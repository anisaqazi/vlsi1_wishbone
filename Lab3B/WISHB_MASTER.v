==> flow/design.v <==
module WISHB_MASTER(	clk_i,
			rst_i,	
			mem_req,
			mwr_arm,
			memoryRead,
			memoryWrite,
			addressBus,
			dataBus,
			dat_i,
			ack_i,
			adr_o,
			dat_o,
			we_o,
			stb_o,
			cyc_o
		   );
input		clk_i,
		rst_i,	
		mem_req,
		mwr_arm,
		memoryRead,
		memoryWrite,
		ack_i;
input	[25:0]	addressBus;
input	[31:0]	dat_i;
inout	[31:0]	dataBus;
output	[25:0]	adr_o;
output	[31:0]	dat_o;
output		we_o,
		stb_o,
		cyc_o;
wire		clk_i,
		rst_i,	
		mem_req,
		mwr_arm,
		memoryRead,
		memoryWrite,
		ack_i;
wire	[25:0]	addressBus;
wire	[31:0]	dat_i;
reg	[31:0]	dat_i_reg;
wire	[31:0]	dataBus;
reg	[25:0]	adr_o;
reg	[31:0]	dat_o;
reg		we_o;
reg		cyc_o;
reg		read_data_cycle;
reg		stb_o;
reg	[1:0]	cycle_cnt;
assign	dataBus=(cyc_o	& (!memoryWrite))?dat_i:32'hZZZZZZZZ;
always @(posedge clk_i)
begin
	if(~rst_i)
	begin
		adr_o	<=	26'b0;
		dat_o	<=	32'b0;
		we_o	<=	1'b0;
		cyc_o	<=	1'b0;
		stb_o	<=	1'b0;
		cycle_cnt<=	2'b00;
		read_data_cycle	<= 1'b0;
	end
	else
	begin
		adr_o<=addressBus;
		dat_o	<=	dataBus;
		dat_i_reg <=	dat_i;
		cycle_cnt<=	cycle_cnt + 1'b1;
		if(memoryWrite)
			we_o	<=	1'b1;
		else
			we_o	<=	1'b0;
		if(ack_i)
			stb_o	<=	1'b0;
		else if((memoryRead|memoryWrite) && cycle_cnt ==2'b01)
			stb_o	<=	1'b1;
		if(cycle_cnt==2'b00)
			cyc_o	<=	memoryRead|memoryWrite|read_data_cycle;
		if(memoryRead|(read_data_cycle&&cycle_cnt!=0))
		begin
			read_data_cycle	<=	1'b1;
		end
		else
		begin
			read_data_cycle	<=1'b0;
		end
	end
end
endmodule
[Reports on WISHB_MASTER]
The steps from the RTL of WISHB_MASTER to its reports follow in flow order.
Line numbers count from 1 in the design file above.
Operators carry their Yosys type and port widths (W data, S select, Z words).
The mark n/a stands for no value.
Inputs
  design top: WISHB_MASTER
  clock: clk_i
  library: sky130hd
  corner: tt_025C_1v80

[Word level]
Counts by Yosys on the flattened word-level netlist (proc, flatten, opt, wreduce; memories kept). Register bits leave out memories and registers merged into their read ports (data or address); mux counts leave out enables and synchronous resets folded into registers. Print and check cells are left out. Cells with the same type and inputs are merged into one.
Cells by class
  $add $sub $neg: 1
  equal/unequal tests: 1
  bitwise operators: 5
  reduce/logical cells: 6
  multiplexer cells: 3
Operators by type and width (number)
  $mux W32: 1
  $or A1 B1 Y1: 3
  $logic_and A1 B1 Y1: 2
  $add A2 B1 Y2 const B: 1
  $eq A2 B1 Y1 const B: 1
  $logic_not A2 Y1: 1
  $reduce_bool A2 Y1: 1
  $reduce_or A2 Y1: 1
  $mux W1: 2
  $and A1 B1 Y1: 1
  $not A1 Y1: 1
  $logic_not A1 Y1: 1
Storage and ports
  bits in registers: 64
  elaborated cells: 23

[Depth]
Yosys ltp: most cells in a row. Word level: on the elaborated netlist, between registers, memories and ports. Mapped: between sequential cells and ports; inverters and the memories' decode and read muxes count.
Logic depth
  depth in word-level cells: 4
  ABC_AREA: 0
  gate-level depth with buffers: 4
  mapped depth without buffers: 4

[Mapped cells and area]
Yosys stat after the flow's synthesis: flattened, memories mapped to cells. It holds for the ABC_AREA given above (unset counts as 0); a run with the other value may have another netlist.
Totals and module areas in this step are rounded.
Cells by type (number)
  sky130_fd_sc_hd__dfxtp_1: 64
  sky130_fd_sc_hd__and2_1: 60
  sky130_fd_sc_hd__buf_4: 32
  sky130_fd_sc_hd__clkbuf_2: 6
  sky130_fd_sc_hd__ha_1: 2
  sky130_fd_sc_hd__nor2b_1: 2
  sky130_fd_sc_hd__nor3_1: 2
  sky130_fd_sc_hd__nor4b_1: 1
  sky130_fd_sc_hd__inv_1: 2
  sky130_fd_sc_hd__o21a_1: 1
  sky130_fd_sc_hd__a21oi_1: 1
  sky130_fd_sc_hd__o21ai_0: 1
  sky130_fd_sc_hd__nor2_1: 1
Synthesis totals
  synthesis area: 2012 um2
  flip-flops: 64
  cells in the netlist: 175
  sequential part of the area: 1281 um2

[Path before layout]
Source: OpenSTA report_checks on the synthesized netlist (no wires, ideal clock, input and output delay 20% of the period each), path of least setup slack; recovery checks are left aside. Register names are those of the netlist, which keeps one name where synthesis merged equal registers.
Timing path after synthesis
  kind: reg-to-reg
  from: register cycle_cnt[0]
  to: register cycle_cnt[1]
  arrival: 0.772 ns
  stages on the path: 4
  path slack: 0.143 ns
  path buffers: 0
  launch time at the first pin: 0.000 ns
  library setup time: 0.115 ns
  path delay: 0.887 ns
  clock period: 1.03 ns
  synthesis period reached: 0.887 ns
"path delay" = arrival - input delay + setup time.
"stages on the path" counts driving pins, that of a launching flip-flop among them; a cell with two outputs on the path counts twice.
"synthesis period reached" is the clock period less the worst setup slack; recovery checks do not enter. This is arithmetic on one report: input and output delays are still those of the set period (20% each).
The rows between start and end are the longest chain of elaborated cells between them; the timing report does not say that the signal goes this way. Where chains are equally long, one stands for them.
Each line given opens the expression or statement behind the cell; cells for indexed reads and writes are added by Yosys, which also makes memories of some case tables.
On the way, after synthesis
  cell sequence: sky130_fd_sc_hd__dfxtp_1 sky130_fd_sc_hd__inv_1 sky130_fd_sc_hd__ha_1 sky130_fd_sc_hd__and2_1
  length of the longest elaborated chain: 1
  elaborated cells on any way between the ends: 1
  source lines of those cells: 1
  those cells by class: add/sub (1)
RTL lines, path after synthesis
  from (decl): RTL line 49  | reg [1:0] cycle_cnt;
  from (assign): RTL line 60  | cycle_cnt<= 2'b00;
  from (assign): RTL line 68  | cycle_cnt<= cycle_cnt + 1'b1;
  $add A2 B1 Y2: RTL line 68
  to (assign): RTL line 60
  to (assign): RTL line 68
  to (decl): RTL line 49

Memo
Re: implementation data of WISHB_MASTER

Design WISHB_MASTER on sky130hd. What follows are 2 stored runs of the flow, each under its own settings; their order means nothing. The constraints put input and output delay at 20% of the set period each and load the outputs with 0.01 pF.

Record 1
==> flow/run.sh <==
#!/bin/bash
# the make line also repeats the synthesis and layout settings of config.mk as NAME=value (left out here)
make -C /OpenROAD-flow-scripts/flow DESIGN_CONFIG=/design/flow/config.mk WORK_HOME=/design/flow/orfs CLKGATE_MAP_FILE= finish
==> flow/config.mk <==
export PLATFORM = sky130hd
export DESIGN_NAME = WISHB_MASTER
export DESIGN_NICKNAME = WISHB_MASTER
export VERILOG_FILES = /design/flow/design.v
export SDC_FILE = /design/flow/constraint.sdc
export NUM_CORES = 4
export LEC_CHECK = 0
export CAP_MARGIN = 20
export CELL_PAD_IN_SITES_DETAIL_PLACEMENT = 0
export CORE_MARGIN = 9
export CORE_UTILIZATION = 23
export CTS_CLUSTER_DIAMETER = 90
export GPL_ROUTABILITY_DRIVEN = 0
export MIN_ROUTING_LAYER = met2
export PLACE_DENSITY_LB_ADDON = 0.29
export SETUP_SLACK_MARGIN = -0.04
export SLEW_MARGIN = 20
export TNS_END_PERCENT = 80
==> flow/constraint.sdc <==
create_clock -name core_clock -period 1.03 [get_ports {clk_i}]
set_input_delay 0.2060 -clock core_clock [delete_from_list [all_inputs] [get_ports {clk_i}]]
set_output_delay 0.2060 -clock core_clock [all_outputs]
set_load 0.01 [all_outputs]

==> results of record 1 <==
did not finish, routing stopped with RSZ-0074

Record 2
==> flow/run.sh <==
#!/bin/bash
# the make line also repeats the synthesis and layout settings of config.mk as NAME=value (left out here)
make -C /OpenROAD-flow-scripts/flow DESIGN_CONFIG=/design/flow/config.mk WORK_HOME=/design/flow/orfs CLKGATE_MAP_FILE= finish
==> flow/config.mk <==
export PLATFORM = sky130hd
export DESIGN_NAME = WISHB_MASTER
export DESIGN_NICKNAME = WISHB_MASTER
export VERILOG_FILES = /design/flow/design.v
export SDC_FILE = /design/flow/constraint.sdc
export NUM_CORES = 4
export LEC_CHECK = 0
export CAP_MARGIN = 30
export CORE_ASPECT_RATIO = 1.77
export CORE_MARGIN = 2
export CORE_UTILIZATION = 24
export CTS_CLUSTER_SIZE = 68
export MAX_ROUTING_LAYER = met4
export MIN_ROUTING_LAYER = met1
export PLACE_DENSITY_LB_ADDON = 0.05
export SLEW_MARGIN = 20
==> flow/constraint.sdc <==
create_clock -name core_clock -period 0.894 [get_ports {clk_i}]
set_input_delay 0.1788 -clock core_clock [delete_from_list [all_inputs] [get_ports {clk_i}]]
set_output_delay 0.1788 -clock core_clock [all_outputs]
set_load 0.01 [all_outputs]

==> results of record 2 <==
did not finish, routing stopped with RSZ-0074
