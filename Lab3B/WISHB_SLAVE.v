==> flow/design.v <==
module WISHB_SLAVE(	clk_i,
			rst_i,
			adr_i,
			dat_o,
			dat_i,
			we_i,
			stb_i,
			ack_o,
			cyc_i,
			mem_adr_o,
			dataBus,
			mem_r_o,
			mem_w_o,
			ssp_sel_o,
			ssp_w_o
		);
input		clk_i,
		rst_i,
		we_i,
		stb_i,
		cyc_i;
input	[25:0]	adr_i;
input	[31:0]	dat_i;
inout	[31:0]	dataBus;
output	[31:0]	dat_o;
output	[25:0]	mem_adr_o;
output		ack_o,
		mem_r_o,
		mem_w_o,
		ssp_sel_o,
		ssp_w_o;
wire		clk_i,
		rst_i,
		we_i,
		stb_i,
		cyc_i;
wire	[25:0]	adr_i;
wire	[31:0]	dat_i;
wire	[31:0]	dataBus;
reg	[31:0]	dataBus_out_reg;
reg	[31:0]	dat_o;
reg	[31:0]	dat_o_reg;
reg	[25:0]	mem_adr_o;
reg		ack_o;
reg		mem_r_o,
		mem_w_o;
reg		ssp_sel_o,
		ssp_w_o;
reg	[25:0]	mem_adr_o_reg;
reg	[1:0]	cycle_cnt;
assign dataBus=(ssp_w_o & ssp_sel_o)?dataBus_out_reg:32'hZZZZZZZZ;
always @(posedge clk_i)
begin
	if(~rst_i)
	begin
		dataBus_out_reg	<=	32'h0;
		mem_adr_o	<=	26'h0;
		mem_r_o		<=	1'b0;
		mem_w_o		<=	1'b0;
		ssp_sel_o	<=	1'b0;
		ssp_w_o		<=	1'b0;
		cycle_cnt<=	2'b00;
	end
	else
	begin
		cycle_cnt<=	cycle_cnt + 1'b1;
		dataBus_out_reg<=dat_i;
		mem_adr_o<=adr_i;
		if(adr_i[25:16]==10'b0)
		begin
			mem_r_o<=1'b1;
			mem_w_o<=1'b0;
			ssp_sel_o<=1'b0;
			ssp_w_o<=1'b0;
		end	
		else if(adr_i[25:16]==10'h001)
		begin
			mem_r_o<=1'b0;
			mem_w_o<=1'b0;
			if(cycle_cnt==2'b10)
			begin
				ssp_sel_o<=1'b1;
				ssp_w_o<=!adr_i[0];	
			end
		end
		if(ssp_w_o)
			ssp_w_o	<=1'b0;
		if(ssp_sel_o)
			ssp_sel_o<=1'b0;	
	end
end
always @(posedge clk_i)
begin
	if(~rst_i)
	begin
		dat_o		<=32'h00000000;
		dat_o_reg	<=32'h00000000;
	end
	else
	begin
		dat_o_reg<=dataBus;
		if(cyc_i & !we_i)
		begin
			if(mem_r_o)
				dat_o<=dat_o_reg;	
			else
				dat_o<=dataBus;
		end
	end
end
always @(negedge clk_i)
begin
	ack_o<=stb_i;
end
endmodule	
Step by step through the tools: WISHB_SLAVE
The steps from the RTL of WISHB_SLAVE to its reports follow in flow order.
Lines are those of the file above, counted from 1.
Library cell names are shortened.
Not given: -
- top module: WISHB_SLAVE
- clock port: clk_i
- standard-cell library: sky130hd
- library corner: tt_025C_1v80

After elaboration
Source: Yosys, flattened and elaborated, memories not mapped. Widths are those after wreduce. Registers that Yosys merges into a memory's read port (data or address) are not register bits. Print and check cells do not count. Equal cells are merged and count once.
- noted register bits: 128
- input port bits: 63
- output and inout bits at 95
- $add $sub $neg: 1
- equality and inequality tests at 2
- mux-type cells at 5
- noted bitwise operators: 5
- noted reductions and logical operators: 6
- operators by type and width (cell ; count):
    32-bit 2-to-1 mux ; 2
    10-bit by 1-bit == test with 1-bit output with constant B ; 1
    10-bit zero test ; 1
    5-bit OR reduction ; 1
    4-bit OR reduction ; 1
    1-bit inverter ; 3
    1-bit 2-to-1 mux ; 3
    1-bit AND ; 2
    1-bit zero test ; 2
    2-bit by 1-bit adder with 2-bit output with constant B ; 1
    2-bit == test with constant B ; 1
    2-bit nonzero test ; 1

Depth
Longest topological path by Yosys (ltp), each cell counted once; first at word level (registers and memories cut), then after technology mapping (sequential cells cut; the memories' decode and read muxes count).
- word-level depth at 3
- noted ABC_AREA: 0
- depth in mapped cells: 5
- gate-level depth less buffers: 4

Mapped cells and area
The flow's flattened synthesis, as Yosys stat reports it; memories are mapped. The netlist is that of the ABC_AREA named above (0 if unset); the other value can give another one.
The area totals of this step are shown rounded.
- cells by type (cell ; count ; area in all (um^2)):
    dfxtp_1 ; 128 ; 2.56E+03
    and2_1 ; 89 ; 556.784
    mux2i_1 ; 33 ; 330.317
    o211a_1 ; 32 ; 320.307
    nand2_1 ; 34 ; 127.622
    buf_2 ; 11 ; 55.053
    buf_6 ; 3 ; 33.782
    buf_4 ; 3 ; 22.522
    clkbuf_1 ; 6 ; 22.522
    nor4_4 ; 1 ; 21.27
    nor2b_1 ; 3 ; 18.768
    clkbuf_2 ; 3 ; 15.014
    ha_1 ; 1 ; 12.512
    nor4_2 ; 1 ; 12.512
    nand3_2 ; 1 ; 10.01
    nor3_1 ; 2 ; 10.01
    and2_2 ; 1 ; 7.507
    inv_1 ; 2 ; 7.507
Other cell types: 3; their cells: 3.
- noted cells in the netlist: 357
- noted chip area (Yosys): 4200 um^2
- flip-flops at 128

--- measured runs ---
Measured results for WISHB_SLAVE: 2 stored runs of the Yosys and OpenROAD flow on sky130hd. The settings differ; the order carries no meaning. The constraints put input and output delay at 20% of the set period each and load the outputs with 0.01 pF.
By "total power of the final layout" is meant OpenSTA's value without simulated activity: inputs other than the clock are taken to toggle once in ten clock periods, and the tool carries that through the logic.
The measured numbers are rounded.

Flow run 1

==> flow/run.sh <==
#!/bin/bash
# the make line also repeats the synthesis and layout settings of config.mk as NAME=value (left out here)
make -C /OpenROAD-flow-scripts/flow DESIGN_CONFIG=/design/flow/config.mk WORK_HOME=/design/flow/orfs CLKGATE_MAP_FILE= finish
==> flow/config.mk <==
export PLATFORM = sky130hd
export DESIGN_NAME = WISHB_SLAVE
export DESIGN_NICKNAME = WISHB_SLAVE
export VERILOG_FILES = /design/flow/design.v
export SDC_FILE = /design/flow/constraint.sdc
export NUM_CORES = 4
export LEC_CHECK = 0
export CAP_MARGIN = 20
export CORE_MARGIN = 2
export CORE_UTILIZATION = 40
export SLEW_MARGIN = 20
==> flow/constraint.sdc <==
create_clock -name core_clock -period 2.43 [get_ports {clk_i}]
set_input_delay 0.4860 -clock core_clock [delete_from_list [all_inputs] [get_ports {clk_i}]]
set_output_delay 0.4860 -clock core_clock [all_outputs]
set_load 0.01 [all_outputs]

Measured in flow run 1:
- noted the chip area in the Yosys report: 4200 um^2
- area inside the die boundary at 11000 um^2
- standard-cell area of the final layout at 6000 um^2
- noted the utilization of the finished layout: 59%
- noted the setup slack of the critical path: -0.16 ns
- noted the total negative slack: -0.16 ns
- worst hold slack at 0.11 ns
- noted the total power of the final layout: 4900 uW

Flow run 2

==> flow/run.sh <==
#!/bin/bash
# the make line also repeats the synthesis and layout settings of config.mk as NAME=value (left out here)
make -C /OpenROAD-flow-scripts/flow DESIGN_CONFIG=/design/flow/config.mk WORK_HOME=/design/flow/orfs CLKGATE_MAP_FILE= finish
==> flow/config.mk <==
export PLATFORM = sky130hd
export DESIGN_NAME = WISHB_SLAVE
export DESIGN_NICKNAME = WISHB_SLAVE
export VERILOG_FILES = /design/flow/design.v
export SDC_FILE = /design/flow/constraint.sdc
export NUM_CORES = 4
export LEC_CHECK = 0
export ABC_AREA = 0
export CAP_MARGIN = 20
export CELL_PAD_IN_SITES_GLOBAL_PLACEMENT = 1
export CORE_MARGIN = 2
export CORE_UTILIZATION = 57
export GPL_ROUTABILITY_DRIVEN = 1
export MAX_ROUTING_LAYER = met4
export MIN_ROUTING_LAYER = met1
export PLACE_DENSITY_LB_ADDON = 0.13
export SETUP_SLACK_MARGIN = 0.23
export SLEW_MARGIN = 20
==> flow/constraint.sdc <==
create_clock -name core_clock -period 1.37 [get_ports {clk_i}]
set_input_delay 0.2740 -clock core_clock [delete_from_list [all_inputs] [get_ports {clk_i}]]
set_output_delay 0.2740 -clock core_clock [all_outputs]
set_load 0.01 [all_outputs]

Flow run 2: no results, placement failed with FLW-0024.
--- end ---
